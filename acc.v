==> flow/design.v <==
`timescale 1ns / 1ps
module acc(
input [19:0] din,
input [7:0] b,
input clk,
input rst,
output [21:0] dout
    );
reg[21:0] accReg,muxout;
reg[21:0] dout;
wire sel,en;
wire[21:0] b_ext,sum;
adder22 u1(din,muxout,sum);
acc_control u2(clk,rst,sel,en);
assign b_ext = {{14{b[7]}},b};
always @(posedge clk) begin
if(en)
    dout<=sum;
 end
 always @(posedge clk)
 accReg<=sum;
 always@(*) begin
 if(sel)
    muxout = b_ext;
 else
    muxout = accReg;
 end
endmodule
`timescale 1ns / 1ps
module acc_control(
input clk,
input rst,
output sel,
output en
    );
   reg[1:0] next_state,curr_state;
   parameter s1 = 2'b00;
   parameter s2 = 2'b01;
   parameter s3 = 2'b10;
   parameter s4 = 2'b11;
   always@(posedge clk) begin
   if(rst)
    curr_state = s1;
    else
     curr_state = next_state;
      end
    always@(curr_state) begin
    case(curr_state)
        s1:next_state = s2;
        s2:next_state = s3;
        s3:next_state = s4;
        s4:next_state = s1;
     endcase
     end
     assign sel = (curr_state == s1)? 1'b1:1'b0;
     assign en = (curr_state == s4)? 1'b1:1'b0;
endmodule
`timescale 1ns / 1ps
module adder22(
    input signed[19:0] a,
    input signed[21:0] b,
    output signed[22:0] s
    );
    assign s=a+b;
endmodule
# From RTL to reports: acc
# What the tools print for acc, step after step.
# Lines are those of the file above, counted from 1.
# Library cell names are shortened.
# Not given: --
dict set report setup {
  design {acc}
  clk_port {clk}
  lib {sky130hd}
  pvt_corner {tt_025C_1v80}
}

# Word-level counts
# Yosys after proc, flatten, opt, wreduce and memory -nomap, before mapping. Enables and synchronous resets that opt folds into registers are not counted as muxes. Memory bits, and registers merged into a memory's read port (data or address), are not among the register bits. Print and check cells are not counted. Equal cells are merged and count once.
dict set report bits {
  register_bits 46
  latchBits 0
  ram_bits 0
  rom_bits 0
  clocked_rd_ports_x_width 0
  n_memories 0
  in_bits 30
  out_inout_bits 22
  wordCells 12
}
dict set report classes {
  addsub 1
  n_mul 0
  div 0
  compare 0
  equal 3
  n_shift 0
  muxes 4
  bitwise 0
  n_reduce_logical 1
}
# op n
set op_table {}
lappend op_table {{adder 20 x 22 -> 22 bit} 1}
lappend op_table {{two-way mux 22 bit} 1}
lappend op_table {{case mux 2 bit (select 4 bit)} 1}
lappend op_table {{equality test 2 bit with constant B} 2}
lappend op_table {{equality test 2 x 1 -> 1 bit with constant B} 1}
lappend op_table {{zero test 2 bit} 1}
lappend op_table {{two-way mux 1 bit} 2}

# Depth
# Yosys ltp: most cells in a row. Word level: on the elaborated netlist, between registers, memories and ports. Mapped: between sequential cells and ports; inverters and the memories' decode and read muxes count.
dict set report depth {
  depth_word 4
  abc_area 0
  ltp_mapped 11
  depth_no_buf 11
}

# Synthesis result
# The flow's flattened synthesis, as Yosys stat reports it; memories are mapped. The netlist is that of the ABC_AREA named above (0 if unset); the other value can give another one.
# Totals and module areas in this step are rounded.
dict set report synth_totals {
  mapped_cells 228
  area_um2 2400
  seq_area_um2 1200
  ffs 48
  buf_cells 3
}
# type n type_area_um2
set by_type {}
lappend by_type {edfxtp_1 22 660.634}
lappend by_type {dfxtp_1 26 520.499}
lappend by_type {ha_1 21 262.752}
lappend by_type {xnor2_1 13 113.859}
lappend by_type {a21oi_1 19 95.091}
lappend by_type {o21ai_0 19 95.091}
lappend by_type {inv_1 23 86.333}
lappend by_type {xor2_1 8 70.067}
lappend by_type {mux2_2 6 67.565}
lappend by_type {a21o_1 8 60.058}
lappend by_type {nand2_1 11 41.29}
lappend by_type {nor2_1 9 33.782}
lappend by_type {nor2b_1 4 25.024}
lappend by_type {o21bai_1 3 22.522}
lappend by_type {a221o_1 2 20.019}
lappend by_type {fa_1 1 20.019}
lappend by_type {nand3_1 4 20.019}
lappend by_type {nor3_1 4 20.019}
# Other cell types: 17; their cells: 25.
# By module: a second synthesis without flattening, with its own total; a netlist apart from the flattened one above.
dict set report unflattened {
  hier_cells 238
  area_unflattened_um2 2700
}
# Each row is one instance without its submodules.
# module instances cells mod_area_um2 seq_area_um2
set by_module {}
lappend by_module {acc 1 69 1400 1100}
lappend by_module {adder22 1 161 1200 0.0}
lappend by_module {acc_control 1 8 110 80}

# Path before layout
# OpenSTA on the mapped netlist: ideal clock, no wires. The path of least setup slack (recovery checks aside). Input and output delay are each 20% of the period. Register names are those of the netlist, which keeps one name where synthesis merged equal registers.
dict set report synth_path {
  path_kind {reg2reg}
  startpoint {register u2.curr_state}
  endpoint {register dout[17]}
  tclk_ns 3.73
  setup_ns 0.263
  t_first_pin_ns 0.000
  arrival_time_ns 2.723
  t_required_ns 3.467
  setup_slack_ns 0.745
  path_delay_ns 2.986
  driving_pins 11
  n_path_buf 1
  period_less_setup_slack_ns 2.985
}
# "path_delay_ns" = arrival - input delay + setup time.
# "driving_pins": output pins that drive a net of the path, with the launching flip-flop's if there is one; two outputs of one cell count as two.
# "period_less_setup_slack_ns" = period - worst setup slack (recovery checks aside). The figure is calculated, with input and output delays left at 20% of the set period.
# An end named without its bit number is one bit of that signal or, where synthesis recoded a state register, one of its new flip-flops.
dict set report synth_via {
  path_cell_list {dfxtp_1 clkbuf_1 mux2_2 ha_1 a21oi_2 a21oi_1 o311ai_2 a21oi_1 a221o_1 a21oi_2 xnor2_1}
}
# element line_no
set synth_lines {}
lappend synth_lines {{start: declaration} 36} ;# reg[1:0] next_state,curr_state;
lappend synth_lines {{start: assignment} 43} ;# curr_state = s1;
lappend synth_lines {{start: assignment} 45} ;# curr_state = next_state;
lappend synth_lines {{end: assignment} 18} ;# dout<=sum;
lappend synth_lines {{end: declaration} 7} ;# output [21:0] dout
# Chain of elaborated cells between the ends: none given.

# Path in the finished layout
# From the final timing report of record 1: the path of least setup slack in the routed layout; clock arrival at registers is part of the times.
dict set report layout_path {
  path_kind {in2reg}
  startpoint {input b[0]}
  endpoint {register dout[20]}
  tclk_ns 5.07
  input_delay_ns 1.01
  setup_ns 0.17
  t_first_pin_ns 1.01
  arrival_time_ns 3.84
  t_required_ns 5.19
  setup_slack_ns 1.36
  driving_pins 12
  n_path_buf 1
}
# Between the ends stands the longest chain of elaborated cells between them, by number of cells; it is not shown to be the way that was timed. Of several equally long chains one is given.
# A line is the first line of the expression or statement that the cell stems from. Yosys adds cells for indexed reads and writes and turns some case tables into memories.
dict set report layout_via {
  path_cell_list {clkdlybuf4s50_1 mux2_2 ha_1 inv_1 fa_1 nand2b_1 a2111oi_2 nor3_1 o21ai_1 nand3_1 o21ai_1 xor2_1}
  elab_chain_cells 2
  cells_between 2
  lines_between 2
  cone_classes {1 x add/sub; 1 x mux}
}
# element line_no
set layout_lines {}
lappend layout_lines {{start: declaration} 4} ;# input [7:0] b,
lappend layout_lines {{two-way mux 22 bit} 23} ;# if(sel)
lappend layout_lines {{adder 20 x 22 -> 22 bit} 64} ;# assign s=a+b;
lappend layout_lines {{end: assignment} 18} ;# dout<=sum;
lappend layout_lines {{end: declaration} 7} ;# output [21:0] dout

; Record of 2 stored runs of the RTL-to-layout flow on acc, platform sky130hd. The runs are unordered. Constraints: input delay and output delay 20% of the set period each, output load 0.01 pF.
; "period_less_ws_ns": clock period set for the run, less the worst setup slack. It is reckoned from that one timing run; input and output delays stay at 20% of the period that was set.
; "worst_setup_path_time_ns" means the part of the period allowed to the worst setup path (the constraints hold back 20% at inputs and 20% at outputs) less its slack; where the path has registers, the arrival times of their clocks count too.
; "design_power_uw" is the tool's figure for a default switching activity; nothing was simulated.
; Measured values are rounded.

[record 1: settings]
period_ns = 5.07
CORE_UTILIZATION = 46
PLACE_DENSITY_LB_ADDON = 0.01
CORE_MARGIN = 7
TNS_END_PERCENT = 75
ABC_AREA = 0
GPL_TIMING_DRIVEN = 0
GPL_ROUTABILITY_DRIVEN = 1
CAP_MARGIN = 25
SLEW_MARGIN = 20
[record 1: results]
worst_setup_path_time_ns = 2.70
critical_path_type = in2reg
yosys_chip_area_um2 = 2400
fin_tns_ns = 0.000
design_power_uw = 1400
final_setup_ws_ns = 1.4
holdWs_ns = 0.44
design_die_area_um2 = 7500
layout_stdcell_area_um2 = 3200
period_less_ws_ns = 3.715

[record 2: settings]
period_ns = 4.15
CORE_UTILIZATION = 50
SETUP_SLACK_MARGIN = 0.96
PLACE_DENSITY_LB_ADDON = 0.05
CORE_ASPECT_RATIO = 1.76
CELL_PAD_IN_SITES_GLOBAL_PLACEMENT = 3
CAP_MARGIN = 20
CORE_MARGIN = 2
SLEW_MARGIN = 20
[record 2: results]
outcome = not finished: placement ended with error FLW-0024
